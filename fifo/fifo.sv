==> flow/design.v <==
module fifo #(
    parameter LENGTH = 32,
    parameter WIDTH  = 16
) (
    input logic reset_i,
    input logic clk_i,
    input logic read_en,
    input logic write_en,
    input logic [WIDTH-1:0] data_i,
    output logic empty_o,
    output logic full_o,
    output logic [WIDTH-1:0] data_o
);
  logic [$clog2(LENGTH):0] write_ptr;
  logic [$clog2(LENGTH):0] read_ptr;
  logic [WIDTH-1:0] mem [LENGTH-1:0];
  assign empty_o = (write_ptr == read_ptr) | reset_i;
  assign full_o = (write_ptr[$clog2(LENGTH)] != read_ptr[$clog2(LENGTH)] && write_ptr[$clog2(LENGTH)-1:0] == read_ptr[$clog2(LENGTH)-1:0]) & ~reset_i;
  always_ff @(posedge clk_i, posedge reset_i) begin
    if (reset_i) begin
      write_ptr <= 0;
      read_ptr  <= 0;
      data_o    <= 0;
    end else begin
      if (read_en & ~empty_o) begin
        data_o          <= mem[read_ptr];
        read_ptr        <= read_ptr + 1;
      end
      if (write_en & ~full_o) begin
        mem[write_ptr]   <= data_i;
        write_ptr        <= write_ptr + 1;
      end
    end
  end
endmodule
Reports on fifo

The steps from the RTL of fifo to its reports follow in flow order.
Line numbers count from 1 in the design file above.
Operators carry their Yosys type and port widths (W data, S select, Z words).
Library cell names are shortened.
A cell with - has no value.

Top: fifo
Clock port: clk_i
Library: sky130hd
Corner: tt_025C_1v80

After elaboration

Source: Yosys, flattened and elaborated. Widths are those after wreduce. Registers that Yosys merges into a memory's read port (data or address) are not register bits. Print and check cells do not count. Equal cells are merged and count once.

Multiplexer cells: 1
Divide/modulo/power cells: 0
Bitwise operators: 7
Reductions and logical operators: 35
Shift operators: 0
Equality and inequality tests: 65
Multipliers: 0
Add/sub/neg operators: 2
Order comparisons: 0

Operators by type and width:

| kind                  | number |
| $pmux W16 S32         | 1 |
| $eq A5 B5 Y1 const B  | 32 |
| $reduce_and A3 Y1     | 32 |
| $eq A5 B4 Y1 const B  | 16 |
| $eq A5 B3 Y1 const B  | 8 |
| $eq A5 B2 Y1 const B  | 4 |
| $add A6 B1 Y6 const B | 2 |
| $eq A5 B1 Y1 const B  | 2 |
| $logic_not A5 Y1      | 2 |
| $eq A6 B6 Y1          | 1 |
| $eq A5 B5 Y1          | 1 |
| $and A1 B1 Y1         | 3 |
| $not A1 Y1            | 3 |
| $ne A1 B1 Y1          | 1 |
| $or A1 B1 Y1          | 1 |
| $logic_and A1 B1 Y1   | 1 |

Bits in writable memories: 0
Input port bits: 20
Clocked read ports x word width: 0
Latch bits: 0
Memory bits (read-only): 0
Memory cells: 0
Register bits after elaboration: 540
Output and inout bits: 18

Logic depth

Yosys ltp: most cells in a row. Word level: on the elaborated netlist, between registers, memories and ports. Mapped: between sequential cells and ports; inverters and the memories' decode and read muxes count.

Word-level depth: 6
ABC_AREA: 0
Gate-level depth with buffers: 15

After synthesis

Yosys stat after the flow's synthesis: flattened, memories mapped to cells. It holds for the ABC_AREA given above (unset counts as 0); a run with the other value may have another netlist.
Totals and module areas in this step are rounded.

Flip-flop cells: 540
Cell area after synthesis: 0.02125 mm²
Sequential area: 0.01608 mm²
Mapped cells: 1295

Cells by type:

| cell type | number | total area (µm²) |
| edfxtp_1  | 512    | 1.54E+04 |
| dfrtp_1   | 28     | 700.672 |
| a22oi_1   | 81     | 608.083 |
| mux2i_1   | 51     | 510.49 |
| nand3_1   | 49     | 245.235 |
| mux2_2    | 19     | 213.955 |
| nand2_1   | 52     | 195.187 |
| nor2_1    | 52     | 195.187 |
| o22ai_1   | 27     | 168.912 |
| a32oi_1   | 18     | 157.651 |
| clkbuf_1  | 41     | 153.898 |
| ha_1      | 12     | 150.144 |
| buf_2     | 29     | 145.139 |
| nor3_1    | 29     | 145.139 |
| a22o_1    | 16     | 140.134 |
| a32o_1    | 13     | 130.125 |
| and2_1    | 20     | 125.12 |
| mux4_2    | 5      | 112.608 |

Other cell types: 50; their cells: 241.

Timing after synthesis

Path of least setup slack by OpenSTA after synthesis, without wires, with an ideal clock, recovery checks aside; 20% of the period is set as input and as output delay. Where synthesis merged equal registers, the netlist keeps one of their names.

Kind: in2reg
Start point: input reset_i
End point: register mem[18][0]
Required time: 4021 ps
Arrival time: 3231 ps
Input delay: 886 ps
Clock period: 4430 ps
Slack: 789 ps
Path buffers: 0
Delay of the path: 2754 ps
Stages: 4
Time at the first pin: 886 ps
Synthesis period reached: 3641 ps

"delay of the path" is the arrival time less input delay plus setup time.
"stages": output pins that drive a net of the path, with the launching flip-flop's if there is one; two outputs of one cell count as two.
"synthesis period reached" = period - worst setup slack (recovery checks aside). The figure is calculated, with input and output delays left at 20% of the set period.
The rows between start and end are the longest chain of elaborated cells between them; the timing report does not say that the signal goes this way. Where chains are equally long, one stands for them.
A line is the first line of the expression or statement that the cell stems from. Yosys adds cells for indexed reads and writes and turns some case tables into memories.

Cells stage by stage: inv_1 -> o311a_1 -> nand3_1 -> nor3_1
Length of the longest elaborated chain: 5

RTL lines, path after synthesis:

| element            | RTL line | text |
| start: declaration | 5        | `input logic reset_i,` |
| $not A1 Y1         | 18       | `assign full_o = (write_ptr[$clog2(LENGTH)] != read_ptr[$clog2(LENGTH)] && write_ptr[$clog2(LENGTH)-1:0] == rea ...` |
| $and A1 B1 Y1      | 18       |  |
| $not A1 Y1         | 29       | `if (write_en & ~full_o) begin` |
| $and A1 B1 Y1      | 29       |  |
| $reduce_and A3 Y1  | -        |  |
| end: assignment    | 30       | `mem[write_ptr]   <= data_i;` |
| end: declaration   | 16       | `logic [WIDTH-1:0] mem [LENGTH-1:0];` |

Worst path after layout

From the final timing report of job 1: the path of least setup slack in the routed layout; clock arrival at registers is part of the times.
The report prints the path's times to 10 ps; the period is as set.

Kind: reg2reg
Start point: register read_ptr[0]
End point: register data_o[15]
Slack: -60 ps
Time at the first pin: 600 ps
Arrival time: 3520 ps
Path buffers: 2
Stages: 10
Required time: 3460 ps
Clock period: 2970 ps

The rows between start and end are the longest chain of elaborated cells between them; the timing report does not say that the signal goes this way. Where chains are equally long, one stands for them.

Cells stage by stage: dfrtp_1 -> buf_4 -> ha_1 -> buf_4 -> nand2b_1 -> nor2_1 -> a222oi_1 -> o211ai_1 -> or4_1 -> a22o_1
Length of the longest elaborated chain: 4

RTL lines, path post-layout:

| element            | RTL line | text |
| start: declaration | 15       | `logic [$clog2(LENGTH):0] read_ptr;` |
| start: assignment  | 22       | `read_ptr  <= 0;` |
| start: assignment  | 27       | `read_ptr        <= read_ptr + 1;` |
| $eq A6 B6 Y1       | 17       | `assign empty_o = (write_ptr == read_ptr) \| reset_i;` |
| $or A1 B1 Y1       | 17       |  |
| $not A1 Y1         | 25       | `if (read_en & ~empty_o) begin` |
| $and A1 B1 Y1      | 25       |  |
| end: assignment    | 23       | `data_o    <= 0;` |
| end: assignment    | 26       | `data_o          <= mem[read_ptr];` |
| end: declaration   | 12       | `output logic [WIDTH-1:0] data_o` |

==> runs of fifo <==
Measured data: module fifo, platform sky130hd, 2 stored runs of the flow under differing settings, order arbitrary. Input and output delays are each 20% of the period that was set; the output load is 0.01 pF.
By "period reached" is meant the clock period of the run minus its worst setup slack. This is arithmetic on one report: input and output delays are still those of the set period (20% each).
"time used up by the worst setup path" = time allowed to the worst setup path (clock period - input delay - output delay, where it has them) - its slack; a late launch clock adds to it, a late capture clock takes from it.
"power consumption" is the tool's figure for a default switching activity; nothing was simulated.
"time used up by the worst setup path" is given in steps of 10 ps.
The measured numbers are rounded.

## Job 1

==> flow/run.sh <==
#!/bin/bash
# the make line also repeats the synthesis and layout settings of config.mk as NAME=value (left out here)
make -C /OpenROAD-flow-scripts/flow DESIGN_CONFIG=/design/flow/config.mk WORK_HOME=/design/flow/orfs CLKGATE_MAP_FILE= finish
==> flow/config.mk <==
export PLATFORM = sky130hd
export DESIGN_NAME = fifo
export DESIGN_NICKNAME = fifo
export VERILOG_FILES = /design/flow/design.v
export SDC_FILE = /design/flow/constraint.sdc
export NUM_CORES = 4
export LEC_CHECK = 0
export ABC_AREA = 0
export CAP_MARGIN = 20
export CELL_PAD_IN_SITES_DETAIL_PLACEMENT = 0
export CORE_ASPECT_RATIO = 1.08
export CORE_MARGIN = 2
export CORE_UTILIZATION = 60
export CTS_CLUSTER_DIAMETER = 163
export GPL_ROUTABILITY_DRIVEN = 1
export SLEW_MARGIN = 5
==> flow/constraint.sdc <==
create_clock -name core_clock -period 2.97 [get_ports {clk_i}]
set_input_delay 0.5940 -clock core_clock [delete_from_list [all_inputs] [get_ports {clk_i}]]
set_output_delay 0.5940 -clock core_clock [all_outputs]
set_load 0.01 [all_outputs]

| result of job 1 | value |
|---|---|
| post-synthesis cell area | 0.02125 mm² |
| die outline area | 0.03694 mm² |
| std-cell area (final layout) | 0.02518 mm² |
| utilization of the finished layout | 72.1 % |
| smallest setup slack | -59 ps |
| total negative slack on setup checks | -59 ps |
| power consumption | 23.99 mW |
| period reached | 3029 ps |
| time used up by the worst setup path | 3030 ps |
| type of the worst setup path | reg2reg |

## Job 2

==> flow/run.sh <==
#!/bin/bash
# the make line also repeats the synthesis and layout settings of config.mk as NAME=value (left out here)
make -C /OpenROAD-flow-scripts/flow DESIGN_CONFIG=/design/flow/config.mk WORK_HOME=/design/flow/orfs CLKGATE_MAP_FILE= finish
==> flow/config.mk <==
export PLATFORM = sky130hd
export DESIGN_NAME = fifo
export DESIGN_NICKNAME = fifo
export VERILOG_FILES = /design/flow/design.v
export SDC_FILE = /design/flow/constraint.sdc
export NUM_CORES = 4
export LEC_CHECK = 0
export CAP_MARGIN = 35
export CELL_PAD_IN_SITES_GLOBAL_PLACEMENT = 0
export CORE_MARGIN = 7
export CORE_UTILIZATION = 42
export CTS_CLUSTER_SIZE = 47
export GPL_ROUTABILITY_DRIVEN = 0
export GPL_TIMING_DRIVEN = 1
export MIN_ROUTING_LAYER = met2
export PLACE_DENSITY_LB_ADDON = 0.07
export SETUP_SLACK_MARGIN = -0.44
export SLEW_MARGIN = 20
==> flow/constraint.sdc <==
create_clock -name core_clock -period 5.5 [get_ports {clk_i}]
set_input_delay 1.1000 -clock core_clock [delete_from_list [all_inputs] [get_ports {clk_i}]]
set_output_delay 1.1000 -clock core_clock [all_outputs]
set_load 0.01 [all_outputs]

| result of job 2 | value |
|---|---|
| post-synthesis cell area | 0.02125 mm² |
| die outline area | 0.0571 mm² |
| std-cell area (final layout) | 0.02469 mm² |
| utilization of the finished layout | 49.3 % |
| smallest setup slack | 1338 ps |
| total negative slack on setup checks | 0 ps |
| power consumption | 13.28 mW |
| period reached | 4162 ps |
| time used up by the worst setup path | 4160 ps |
| type of the worst setup path | reg2reg |
